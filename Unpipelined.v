==> flow/design.v <==
module unpipelined (
    input wire clk,
    input wire rst,
    input wire  in_valid,
    output wire in_ready,
    input wire signed [15:0] a,
    input wire signed [15:0] b,
    input wire signed [15:0] c,
    input wire signed [15:0] d,
    input wire signed [15:0] e,
    output reg out_valid,
    input wire  out_ready,
    output reg signed [31:0] y
);
    assign in_ready = (~out_valid) || (out_valid && out_ready);  
    always @(posedge clk) begin
         if (rst) begin  
            out_valid <= 1'b0;
            y <= 32'sd0;  
         end else if (in_ready) begin
            out_valid <= in_valid;
            if (in_valid) begin
                y <= (a * b) + (c * d) + e;
            end
        end
    end
 endmodule
# ---- From RTL to reports: unpipelined
# What the tools print for unpipelined, step after step.
# Line numbers count from 1 in the design file above.
# Library cell names are shortened.
# The mark n/a stands for no value.
dict set report design {
  top {unpipelined}
  clk_port {clk}
  library {sky130hd}
  pvt_corner {tt_025C_1v80}
}

# ---- Word-level counts
# Counts by Yosys on the flattened word-level netlist (proc, flatten, opt, wreduce; memories kept). Register bits leave out memories and registers merged into their read ports (data or address); mux counts leave out enables and synchronous resets folded into registers. Print and check cells are left out. Cells with the same type and inputs are merged into one.
dict set report bits {
  ff_bits 33
  input_bits 84
  output_inout_bits 34
  wordCells 10
}
dict set report classes {
  add_sub_neg 2
  mul 2
  n_logic 1
  reduce_and_logical 3
}
# operator count
set op_table {}
lappend op_table {{multiplier 16 x 16 -> 32 bit} 2}
lappend op_table {{adder 32 x 16 -> 32 bit} 1}
lappend op_table {{adder 32 bit} 1}
lappend op_table {{AND reduction 2 bit} 1}
lappend op_table {{logical AND 1 bit} 1}
lappend op_table {{logical OR 1 bit} 1}
lappend op_table {{inverter 1 bit} 1}

# ---- Longest topological paths
# Depth = most cells in a row (Yosys ltp): at word level without a register or memory, in the mapped netlist without a sequential cell, where the memories' decode and read muxes count.
dict set report logic_depth {
  ltp_word 3
  abc_area 0
  depth_mapped 27
  ltp_nobuf 26
}

# ---- Netlist
# The flow's flattened synthesis, as Yosys stat reports it; memories are mapped. The netlist is that of the ABC_AREA named above (0 if unset); the other value can give another one.
# type count type_area_um2
set by_type {}
lappend by_type {fa_1 589 1.18E+04}
lappend by_type {inv_1 664 2492.39}
lappend by_type {ha_1 134 1.68E+03}
lappend by_type {nand2_1 346 1.3E+03}
lappend by_type {and2_1 198 1.24E+03}
lappend by_type {dfxtp_1 33 660.634}
lappend by_type {xnor2_1 37 324.061}
lappend by_type {clkbuf_1 73 274.013}
lappend by_type {a21oi_1 42 210.202}
lappend by_type {nand2b_1 21 131.376}
lappend by_type {nor2_1 24 90.086}
lappend by_type {xor2_1 9 78.826}
lappend by_type {o21ai_0 14 70.067}
lappend by_type {a21o_1 7 52.55}
lappend by_type {nor3_1 9 45.043}
lappend by_type {o21bai_1 5 37.536}
lappend by_type {o21ai_1 7 35.034}
lappend by_type {nor2b_1 5 31.28}
# Not listed: further types 30, cells in them 53.
dict set report synth_totals {
  cell_count 2270
  mapped_area_mm2 0.0209589
  seqArea_mm2 0.0006606
  flip_flops 33
  n_buf 74
}

# ---- Worst setup path after synthesis
# Source: OpenSTA report_checks on the synthesized netlist (no wires, ideal clock, input and output delay 20% of the period each), path of least setup slack; recovery checks are left aside. Register names are those of the netlist, which keeps one name where synthesis merged equal registers.
dict set report synth_timing {
  kind {input -> register}
  startpoint {input port c[15]}
  endpoint {register y[31]}
  tclk_ns 11.8
  input_delay_ns 2.360
  setup_time_ns 0.062
  launch_ns 2.360
  arrival_ns 9.198
  t_required_ns 11.738
  setup_slack_ns 2.540
  delay_ns 6.900
  path_stages 24
  path_buffers 1
  period_less_setup_slack_ns 9.26
}
# "delay_ns" = arrival - input delay + setup time.
# "path_stages" counts driving pins, that of a launching flip-flop among them; a cell with two outputs on the path counts twice.
# "period_less_setup_slack_ns" is the clock period less the worst setup slack; recovery checks do not enter. This is arithmetic on one report: input and output delays are still those of the set period (20% each).
# The rows between start and end are the longest chain of elaborated cells between them; the timing report does not say that the signal goes this way. Where chains are equally long, one stands for them.
# Each line given opens the expression or statement behind the cell; cells for indexed reads and writes are added by Yosys, which also makes memories of some case tables.
dict set report synth_via {
  cell_sequence {clkbuf_1 nand2_1 inv_1 fa_1 fa_1 inv_1 fa_1 inv_1 fa_1 fa_1 fa_1 fa_1 inv_1 fa_1 inv_1 ha_1 a211oi_1 o21a_1 nor3_4 o22ai_2 nor4_2 nor3_1 or4b_1 nand3_1}
  elab_chain_len 3
  cells_between 3
  cone_lines 1
  classes_between {add/sub (2); mul (1)}
}
# element line
set synth_lines {}
lappend synth_lines {{start, declared} 8} ;# input wire signed [15:0] c,
lappend synth_lines {{multiplier 16 x 16 -> 32 bit} 23} ;# y <= (a * b) + (c * d) + e;
lappend synth_lines {{adder 32 bit} 23}
lappend synth_lines {{adder 32 x 16 -> 32 bit} 23}
lappend synth_lines {{end, assigned} 19} ;# y <= 32'sd0;
lappend synth_lines {{end, assigned} 23}
lappend synth_lines {{end, declared} 13} ;# output reg signed [31:0] y

# ---- Worst path after layout
# Path of least setup slack in the final report of run 2 (OpenROAD, finished layout, wires in). Where an end is a register, its clock arrival counts in the times.
dict set report layout_timing {
  kind {input -> register}
  startpoint {input port c[12]}
  endpoint {register y[31]}
  tclk_ns 6.34
  input_delay_ns 1.27
  setup_time_ns 0.05
  launch_ns 1.27
  arrival_ns 8.22
  t_required_ns 6.58
  setup_slack_ns -1.64
  path_stages 26
  path_buffers 5
}
# The rows between start and end are the longest chain of elaborated cells between them; the timing report does not say that the signal goes this way. Where chains are equally long, one stands for them.
dict set report layout_via {
  cell_sequence {buf_2 buf_6 buf_6 and2_4 fa_2 inv_2 fa_2 inv_2 fa_2 fa_2 fa_2 fa_2 fa_1 inv_2 fa_2 inv_2 ha_4 nand4_1 o31ai_4 buf_6 nor4_4 buf_6 nor4_4 nor3_2 or4b_1 nand3_1}
  elab_chain_len 3
  cells_between 3
  cone_lines 1
  classes_between {add/sub (2); mul (1)}
}
# element line
set layout_lines {}
lappend layout_lines {{start, declared} 8} ;# input wire signed [15:0] c,
lappend layout_lines {{multiplier 16 x 16 -> 32 bit} 23} ;# y <= (a * b) + (c * d) + e;
lappend layout_lines {{adder 32 bit} 23}
lappend layout_lines {{adder 32 x 16 -> 32 bit} 23}
lappend layout_lines {{end, assigned} 19} ;# y <= 32'sd0;
lappend layout_lines {{end, assigned} 23}
lappend layout_lines {{end, declared} 13} ;# output reg signed [31:0] y

# Top module unpipelined; platform sky130hd; tools Yosys and OpenROAD; 2 stored runs in no particular order. Input and output delays are each 20% of the period that was set; the output load is 0.01 pF.
# "achievedPeriod_ns": clock period set for the run, less the worst setup slack. It is reckoned from that one timing run; input and output delays stay at 20% of the period that was set.
# "worst_path_ns" means the part of the period allowed to the worst setup path (the constraints hold back 20% at inputs and 20% at outputs) less its slack; where the path has registers, the arrival times of their clocks count too.
run="run 1" settings period_ns=8.41 CORE_UTILIZATION=68 PLACE_DENSITY_LB_ADDON=0.11 HOLD_SLACK_MARGIN=0.05 CELL_PAD_IN_SITES_GLOBAL_PLACEMENT=3 CELL_PAD_IN_SITES_DETAIL_PLACEMENT=0 CAP_MARGIN=20 CORE_MARGIN=2 SLEW_MARGIN=20
run="run 1" outcome="did not finish, placement stopped with FLW-0024"
run="run 2" settings period_ns=6.34 CORE_UTILIZATION=15 SETUP_SLACK_MARGIN=0.52 PLACE_DENSITY_LB_ADDON=0.28 CORE_MARGIN=7 CELL_PAD_IN_SITES_GLOBAL_PLACEMENT=2 CELL_PAD_IN_SITES_DETAIL_PLACEMENT=2 GPL_TIMING_DRIVEN=1 CTS_CLUSTER_SIZE=79 MAX_ROUTING_LAYER="met4" CAP_MARGIN=20 SLEW_MARGIN=20
run="run 2" results final_setup_ws_ns=-1.640 achievedPeriod_ns=7.980 final_util_frac=0.219 total_die_area_mm2=0.150389 post_route_stdcell_area_mm2=0.030453 worst_path_ns=6.71 timing.worst_path_kind="input -> register" final_setup_tns_ns=-29.517 final_hold_ws_ns=0.454 yosys.chip_area_mm2=0.0209589
